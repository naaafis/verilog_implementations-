==> flow/design.v <==
`timescale 1ns / 1ps
module Fib(clock, reset, aout, state);  
    input clock, reset;
    output reg [5:0] aout;
    output reg [3:0] state;
    always @(posedge clock or posedge reset)
    begin
       if (reset == 1'b1)
       begin
            state <= 4'b0000;
       end
       else
       begin
            case(state)
                4'b0000:
                    begin
                    aout <= 6'b000000;  
                    state <= 4'b0001;  
                    end
                4'b0001:
                    begin
                    aout <= 6'b000001;  
                    state <= 4'b0010;  
                    end
                4'b0010:
                    begin
                    aout <= 6'b000001;  
                    state <= 4'b0011;  
                    end
                4'b0011:
                    begin
                    aout <= 6'b000010;  
                    state <= 4'b0100;  
                    end
                4'b0100:
                    begin
                    aout <= 6'b000011;  
                    state <= 4'b0101;  
                    end
                4'b0101:
                    begin
                    aout <= 6'b000101;  
                    state <= 4'b0110;  
                    end
                4'b0110:
                    begin
                    aout <= 6'b001000;  
                    state <= 4'b0111;  
                    end
                4'b0111:
                    begin
                    aout <= 6'b001101;  
                    state <= 4'b1000;  
                    end
                4'b1000:
                    begin
                    aout <= 6'b010101;  
                    state <= 4'b1001;  
                    end            
                4'b1001:
                    begin
                    aout <= 6'b100010;  
                    state <= 4'b0000;  
                    end            
            endcase         
       end      
    end    
endmodule
## Reports on Fib

What the tools print for Fib, step after step.
Lines are those of the file above, counted from 1.
Operators carry their Yosys type and port widths (W data, S select, Z words).
Library cell names are shortened.
Not given: n/a

| set-up | value |
|---|---|
| design top | Fib |
| clock port | clock |
| library | sky130hd |
| timing corner | tt_025C_1v80 |

## Word level

Yosys after proc, flatten, opt, wreduce and memory -nomap, before mapping. Memory bits, and registers merged into a memory's read port (data or address), are not among the register bits. Print and check cells are not counted. Equal cells are merged and count once.

| cells by class | value |
|---|---|
| add/sub/neg operators | 0 |
| multipliers | 0 |
| div/mod/pow operators | 0 |
| order comparisons | 0 |
| equality and inequality tests | 9 |
| shift operators | 0 |
| multiplexer cells | 2 |
| bitwise operators | 1 |
| reductions and logical operators | 5 |

Operator list:

| kind | number |
|---|---|
| $pmux W6 S9 | 1 |
| $pmux W4 S10 | 1 |
| $eq A4 B3 Y1 const B | 4 |
| $reduce_bool A10 Y1 | 1 |
| $reduce_bool A9 Y1 | 1 |
| $eq A4 B2 Y1 const B | 2 |
| $eq A4 B4 Y1 const B | 2 |
| $eq A4 B1 Y1 const B | 1 |
| $logic_not A4 Y1 | 1 |
| $reduce_and A2 Y1 | 1 |
| $reduce_or A2 Y1 | 1 |
| $not A1 Y1 | 1 |

| storage and ports | value |
|---|---|
| register bits | 10 |
| bits in latches | 0 |
| bits in writable memories | 0 |
| memory bits (read-only) | 0 |
| clocked read ports x word width | 0 |
| memory cells | 0 |
| input bits | 2 |
| word-level cells | 19 |

## Depth

Depth = most cells in a row (Yosys ltp): at word level without a register or memory, in the mapped netlist without a sequential cell, where the memories' decode and read muxes count.

| logic depth | value |
|---|---|
| depth in word-level cells | 4 |
| ABC_AREA | 0 |
| mapped depth | 4 |

## Synthesis result

Yosys stat after the flow's synthesis: flattened, memories mapped to cells. It holds for the ABC_AREA given above (unset counts as 0); a run with the other value may have another netlist.
The area totals of this step are shown rounded.

Cells by type:

| cell type | number | area in all (um2) |
|---|---|---|
| edfxtp_1 | 6 | 180.173 |
| dfrtp_1 | 4 | 100.096 |
| xnor2_1 | 3 | 26.275 |
| nor2_1 | 4 | 15.014 |
| o21ai_0 | 3 | 15.014 |
| clkbuf_8 | 1 | 13.763 |
| and2_1 | 2 | 12.512 |
| buf_6 | 1 | 11.261 |
| a21oi_1 | 2 | 10.01 |
| nor3_2 | 1 | 10.01 |
| a21o_2 | 1 | 8.758 |
| nor2b_2 | 1 | 8.758 |
| nor4b_1 | 1 | 8.758 |
| a21boi_0 | 1 | 7.507 |
| buf_4 | 1 | 7.507 |
| inv_1 | 2 | 7.507 |
| nand3b_1 | 1 | 7.507 |
| o31ai_1 | 1 | 7.507 |

Other cell types: 4; their cells: 4.

| synthesis totals | value |
|---|---|
| cell count | 40 |
| synthesis area | 480 um2 |
| sequential part of the area | 280 um2 |
| flip-flop cells | 10 |
| buffers | 3 |

## Worst setup path after synthesis

Source: OpenSTA report_checks on the synthesized netlist (no wires, ideal clock, input and output delay 20% of the period each), path of least setup slack; recovery checks are left aside. Register names are those of the netlist, which keeps one name where synthesis merged equal registers.

| path post-synthesis | value |
|---|---|
| path type | register -> register |
| start | reg state[2] |
| end | reg aout[0] |
| period | 1.64 ns |
| setup time | 0.272 ns |
| launch time at the first pin | 0.000 ns |
| arrival | 1.194 ns |
| setup slack | 0.174 ns |
| path delay | 1.466 ns |
| driving pins on the path | 4 |
| path buffers | 0 |
| synthesis period reached | 1.466 ns |

"path delay" = arrival - input delay + setup time.
"driving pins on the path": output pins that drive a net of the path, with the launching flip-flop's if there is one; two outputs of one cell count as two.
"synthesis period reached" = period - worst setup slack (recovery checks aside). The figure is calculated, with input and output delays left at 20% of the set period.
The rows between start and end are the longest chain of elaborated cells between them; the timing report does not say that the signal goes this way. Where chains are equally long, one stands for them.
Each line given opens the expression or statement behind the cell; cells for indexed reads and writes are added by Yosys, which also makes memories of some case tables.
At most two assigning lines are given for a register; there are more.
Ways into the end's enable are left out, as the timed path ends at the data pin.

| on the way, post-synthesis | value |
|---|---|
| path through | dfrtp_1 nor2b_2 a21boi_0 or4_1 |
| length of the longest elaborated chain | 3 |
| elaborated cells on any way between the ends | 12 |
| classes of those cells | eq/ne (9); mux (1); reduce/logical (2) |

Ends and longest elaborated chain, post-synthesis:

| what | RTL line | text |
|---|---|---|
| start: declaration | 5 | `output reg [3:0] state;` |
| start: assignment | 10 | `state <= 4'b0000;` |
| start: assignment | 18 | `state <= 4'b0001;` |
| $eq A4 B2 Y1 | 14 | `case(state)` |
| $reduce_or A2 Y1 | n/a |  |
| $pmux W6 S9 | 14 |  |
| end: assignment | 17 | `aout <= 6'b000000;` |
| end: assignment | 22 | `aout <= 6'b000001;` |
| end: declaration | 4 | `output reg [5:0] aout;` |

## Timing after layout

From the final timing report of stored run 2: the path of least setup slack in the routed layout; clock arrival at registers is part of the times.

| path post-layout | value |
|---|---|
| path type | register -> output |
| start | reg state[1] |
| end | out state[1] |
| period | 2.04 ns |
| output delay | 0.41 ns |
| launch time at the first pin | 0.27 ns |
| arrival | 1.43 ns |
| setup slack | 0.20 ns |
| driving pins on the path | 2 |
| path buffers | 1 |

At most two assigning lines are given for a register; there are more.

| on the way, post-layout | value |
|---|---|
| path through | dfrtp_1 clkdlybuf4s50_1 |
| length of the longest elaborated chain | 0 |
| elaborated cells on any way between the ends | 0 |

Ends and longest elaborated chain, post-layout:

| what | RTL line | text |
|---|---|---|
| start: declaration | 5 | `output reg [3:0] state;` |
| start: assignment | 10 | `state <= 4'b0000;` |
| start: assignment | 18 | `state <= 4'b0001;` |
| end: declaration | 5 |  |

==> runs of Fib <==
Record of 2 stored runs of the RTL-to-layout flow on Fib, platform sky130hd. The runs are unordered. Constraints: input delay and output delay 20% of the set period each, output load 0.01 pF.
"achieved period" means the clock period less the worst setup slack. The figure is calculated, with input and output delays left at 20% of the set period.
"worst path time" means the part of the period allowed to the worst setup path (the constraints hold back 20% at inputs and 20% at outputs) less its slack; where the path has registers, the arrival times of their clocks count too.
"overall power" rests on the timing tool's default activity at the inputs, not on a simulated workload.
The results are shown rounded.

## Stored run 1

==> flow/run.sh <==
#!/bin/bash
# the make line also repeats the synthesis and layout settings of config.mk as NAME=value (left out here)
make -C /OpenROAD-flow-scripts/flow DESIGN_CONFIG=/design/flow/config.mk WORK_HOME=/design/flow/orfs CLKGATE_MAP_FILE= finish
==> flow/config.mk <==
export PLATFORM = sky130hd
export DESIGN_NAME = Fib
export DESIGN_NICKNAME = Fib
export VERILOG_FILES = /design/flow/design.v
export SDC_FILE = /design/flow/constraint.sdc
export NUM_CORES = 4
export LEC_CHECK = 0
export CAP_MARGIN = 15
export CORE_ASPECT_RATIO = 1.32
export CORE_MARGIN = 2
export CORE_UTILIZATION = 51
export HOLD_SLACK_MARGIN = 0.0
export MIN_ROUTING_LAYER = met1
export PLACE_DENSITY_LB_ADDON = 0.14
export SETUP_SLACK_MARGIN = 0.08
export SLEW_MARGIN = 20
==> flow/constraint.sdc <==
create_clock -name core_clock -period 2.86 [get_ports {clock}]
set_input_delay 0.5720 -clock core_clock [delete_from_list [all_inputs] [get_ports {clock}]]
set_output_delay 0.5720 -clock core_clock [all_outputs]
set_load 0.01 [all_outputs]

Stored run 1: did not finish, floorplanning stopped with PDN-0185

## Stored run 2

==> flow/run.sh <==
#!/bin/bash
# the make line also repeats the synthesis and layout settings of config.mk as NAME=value (left out here)
make -C /OpenROAD-flow-scripts/flow DESIGN_CONFIG=/design/flow/config.mk WORK_HOME=/design/flow/orfs CLKGATE_MAP_FILE= finish
==> flow/config.mk <==
export PLATFORM = sky130hd
export DESIGN_NAME = Fib
export DESIGN_NICKNAME = Fib
export VERILOG_FILES = /design/flow/design.v
export SDC_FILE = /design/flow/constraint.sdc
export NUM_CORES = 4
export LEC_CHECK = 0
export CAP_MARGIN = 20
export CORE_MARGIN = 2
export CORE_UTILIZATION = 40
export SLEW_MARGIN = 20
==> flow/constraint.sdc <==
create_clock -name core_clock -period 2.04 [get_ports {clock}]
set_input_delay 0.4080 -clock core_clock [delete_from_list [all_inputs] [get_ports {clock}]]
set_output_delay 0.4080 -clock core_clock [all_outputs]
set_load 0.01 [all_outputs]

| result of stored run 2 | value |
|---|---|
| final design utilization | 0.55 |
| overall power | 0.41 mW |
| worst path time | 1.43 ns |
| type of the worst setup path | register -> output |
| setup total negative slack | 0.000 ns |
| standard-cell area after layout | 610 um2 |
| cell area after synthesis | 480 um2 |
| die footprint | 1500 um2 |
| worst setup slack after layout | 0.20 ns |
| achieved period | 1.837 ns |
